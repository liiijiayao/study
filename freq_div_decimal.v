==> flow/design.v <==
`timescale 1ns / 1ps
module freq_div_decimal(
	clk,
	rst,
	clk_out
	);
    input          clk;
	input          rst;
	output         clk_out;
    reg  [3:0]   cnt1;
    reg  [3:0]   cnt2;
    reg          clk_out;
always @(posedge clk or posedge rst) begin   
	if (rst) begin
		cnt1 <= 'd0;
	end
	else if ((cnt2 < 'd7) &&(cnt1 == 'd1)) begin
		cnt1 <= 'd0;
	end
	else if (cnt1 == 'd2) begin
		cnt1 <= 'd0;
	end
	else begin
		cnt1 <= cnt1 + 'd1;
	end
end
always @(posedge clk or posedge rst) begin   
	if (rst) begin
		cnt2 <= 'd0;
	end
	else if ((cnt2 == 'd8) && (cnt1 == 'd2)) begin
		cnt2 <= 'd0;
	end
	else if ((cnt1 == 'd1) && (cnt2 < 'd7)) begin
		cnt2 <= cnt2 + 'd1;
	end
	else if (cnt1 == 'd2) begin
		cnt2 <= cnt2 + 'd1;
	end
	else begin
		cnt2 <= cnt2;
	end
end
always @(posedge clk or posedge rst) begin
	if (rst) begin
		clk_out <= 'd0;
	end
	else if ((cnt1 == 'd1) && (cnt2 < 'd7)) begin
		clk_out <= 'd1;
	end
	else if (cnt1 == 'd2) begin
		clk_out <= 'd1;
	end
	else begin
		clk_out <= 'd0;
	end
end
endmodule
[Tool chain data of freq_div_decimal]
Tool output for the design above, in the order of the flow.
Lines are those of the file above, counted from 1.
Operators carry their Yosys type and port widths (W data, S select, Z words).
Library cell names are shortened.
Not given: n/a
Inputs
  top: freq_div_decimal
  clock port: clk
  standard-cell library: sky130hd
  timing corner: tt_025C_1v80

[After elaboration]
Yosys after proc, flatten, opt, wreduce and memory -nomap, before mapping. Memory bits, and registers merged into a memory's read port (data or address), are not among the register bits. Print and check cells are not counted. Equal cells are merged and count once.
Operators by class
  $add $sub $neg: 2
  multipliers: 0
  divide/modulo/power cells: 0
  $lt $le $gt $ge: 1
  eq/ne operators: 3
  shifts and indexed selects: 0
  multiplexer cells: 7
  bitwise logic cells: 0
  reductions and logical operators: 3
Operators by type and width (number)
  $mux W4: 5
  $add A4 B1 Y4 const B: 2
  $eq A4 B1 Y1 const B: 1
  $eq A4 B2 Y1 const B: 1
  $lt A4 B3 Y1 const B: 1
  $eq A4 B4 Y1 const B: 1
  $reduce_bool A3 Y1: 1
  $logic_and A1 B1 Y1: 2
  $mux W1: 2
Storage and ports
  flip-flop bits (word level): 9
  latch bits: 0
  bits in writable memories: 0
  memory bits (read-only): 0
  clocked read ports x word width: 0
  memories kept: 0
  output and inout bits: 1

[Longest topological paths]
Depth = most cells in a row (Yosys ltp): at word level without a register or memory, in the mapped netlist without a sequential cell, where the memories' decode and read muxes count.
Depth
  word-level depth: 4
  ABC_AREA: 0
  depth in mapped cells: 5

[Netlist]
The flow's flattened synthesis, as Yosys stat reports it; memories are mapped. The netlist is that of the ABC_AREA named above (0 if unset); the other value can give another one.
Cells by type
  dfrtp_1: number 9, total area 225.216 µm²
  ha_1: number 2, total area 25.024 µm²
  nor4b_4: number 1, total area 23.773 µm²
  nand2_1: number 5, total area 18.768 µm²
  nor3b_4: number 1, total area 18.768 µm²
  a31o_4: number 1, total area 17.517 µm²
  xnor2_1: number 2, total area 17.517 µm²
  inv_1: number 4, total area 15.014 µm²
  mux2_4: number 1, total area 15.014 µm²
  nor2b_1: number 2, total area 12.512 µm²
  a21oi_1: number 2, total area 10.01 µm²
  mux2i_1: number 1, total area 10.01 µm²
  a22o_1: number 1, total area 8.758 µm²
  a31o_2: number 1, total area 8.758 µm²
  o2bb2ai_1: number 1, total area 8.758 µm²
  nor3b_1: number 1, total area 7.507 µm²
  o31ai_1: number 1, total area 7.507 µm²
  and3_1: number 1, total area 6.256 µm²
Other cell types: 5; their cells: 5.
Synthesis totals
  cell count: 42
  mapped area: 483.0 µm²
  area of sequential cells: 225.2 µm²
  mapped flip-flops: 9

[Timing after synthesis]
OpenSTA on the mapped netlist: ideal clock, no wires. The path of least setup slack (recovery checks aside). Input and output delay are each 20% of the period. Register names are those of the netlist, which keeps one name where synthesis merged equal registers.
Path post-synthesis
  kind: register -> register
  start: register cnt1[0]
  end: register cnt2[1]
  clock period: 1460 ps
  library setup time: 125 ps
  time at the first pin: 0 ps
  data arrival time: 1213 ps
  required time: 1335 ps
  path slack: 122 ps
  delay of the path: 1338 ps
  stages on the path: 4
  buffers on the path: 0
  period reached after synthesis: 1338 ps
"delay of the path" = arrival - input delay + setup time.
"stages on the path" counts driving pins, that of a launching flip-flop among them; a cell with two outputs on the path counts twice.
"period reached after synthesis" is the clock period less the worst setup slack; recovery checks do not enter. This is arithmetic on one report: input and output delays are still those of the set period (20% each).
The rows between start and end are the longest chain of elaborated cells between them; the timing report does not say that the signal goes this way. Where chains are equally long, one stands for them.
Each line given opens the expression or statement behind the cell; cells for indexed reads and writes are added by Yosys, which also makes memories of some case tables.
At most two assigning lines are given for a register; there are more.
Between the ends, post-synthesis
  cell sequence: dfrtp_1 -> nor4b_4 -> a31o_4 -> mux2_4
  cells in the longest elaborated chain: 4
  elaborated cells between the ends (all ways): 8
  classes of those cells: eq/ne (2); mux (3); reduce/logical (3)
RTL lines, path post-synthesis
  start: declaration: line 10  | reg  [3:0]   cnt1;
  start: assignment: line 15  | cnt1 <= 'd0;
  start: assignment: line 24  | cnt1 <= cnt1 + 'd1;
  $eq A4 B2 Y1: line 37  | else if (cnt1 == 'd2) begin
  $mux W4: line 37
  $mux W4: line 34  | else if ((cnt1 == 'd1) && (cnt2 < 'd7)) begin
  $mux W4: line 31  | else if ((cnt2 == 'd8) && (cnt1 == 'd2)) begin
  end: assignment: line 35  | cnt2 <= cnt2 + 'd1;
  end: assignment: line 38  | cnt2 <= cnt2 + 'd1;
  end: declaration: line 11  | reg  [3:0]   cnt2;

[Path in the finished layout]
From the final timing report of job 1: the path of least setup slack in the routed layout; clock arrival at registers is part of the times.
The report prints the path's times to 10 ps; the period is as set.
Path after layout
  kind: register -> register
  start: register cnt2[1]
  end: register cnt2[1]
  clock period: 1720 ps
  library setup time: 110 ps
  time at the first pin: 250 ps
  data arrival time: 1540 ps
  required time: 1870 ps
  path slack: 320 ps
  stages on the path: 5
  buffers on the path: 0
The rows between start and end are the longest chain of elaborated cells between them; the timing report does not say that the signal goes this way. Where chains are equally long, one stands for them.
At most two assigning lines are given for a register; there are more.
Between the ends, after layout
  cell sequence: dfrtp_1 -> ha_1 -> nand2_1 -> a31o_4 -> mux2_4
  cells in the longest elaborated chain: 4
  elaborated cells between the ends (all ways): 9
  classes of those cells: add/sub (1); compare (1); eq/ne (1); mux (3); reduce/logical (3)
RTL lines, path after layout
  start: declaration: line 11  | reg  [3:0]   cnt2;
  start: assignment: line 35  | cnt2 <= cnt2 + 'd1;
  start: assignment: line 38  | cnt2 <= cnt2 + 'd1;
  $add A4 B1 Y4: line 38
  $mux W4: line 37  | else if (cnt1 == 'd2) begin
  $mux W4: line 34  | else if ((cnt1 == 'd1) && (cnt2 < 'd7)) begin
  $mux W4: line 31  | else if ((cnt2 == 'd8) && (cnt1 == 'd2)) begin
  end: assignment: line 35
  end: assignment: line 38
  end: declaration: line 11

--- measured runs ---
Module freq_div_decimal, platform sky130hd: 2 stored runs of the flow (Yosys, OpenROAD) with differing settings, in no particular order. Input and output delays are each 20% of the period that was set; the output load is 0.01 pF.
"achieved clock period" means the clock period less the worst setup slack. The figure is calculated, with input and output delays left at 20% of the set period.

==> job 1: settings <==
{ "period_ns": 1.72, "CORE_UTILIZATION": 47, "SETUP_SLACK_MARGIN": 0.25, "PLACE_DENSITY_LB_ADDON": 0.27, "CELL_PAD_IN_SITES_DETAIL_PLACEMENT": 1, "CTS_CLUSTER_SIZE": 37, "SLEW_MARGIN": 35, "CAP_MARGIN": 20, "CORE_MARGIN": 2 }
==> job 1: results <==
utilization of the finished layout: 58.0%
lowest setup slack: 323 ps
achieved clock period: 1397 ps
chip area in the Yosys report: 483.0 µm²
sum of negative setup slack: 0 ps
full die area: 1300.0 µm²

==> job 2: settings <==
{ "period_ns": 1.66, "SETUP_SLACK_MARGIN": -0.02, "CAP_MARGIN": 20, "CORE_MARGIN": 2, "CORE_UTILIZATION": 40, "SLEW_MARGIN": 20 }
==> job 2: results <==
utilization of the finished layout: 49.9%
lowest setup slack: 223 ps
achieved clock period: 1437 ps
chip area in the Yosys report: 483.0 µm²
sum of negative setup slack: 0 ps
full die area: 1501.2 µm²
--- end ---
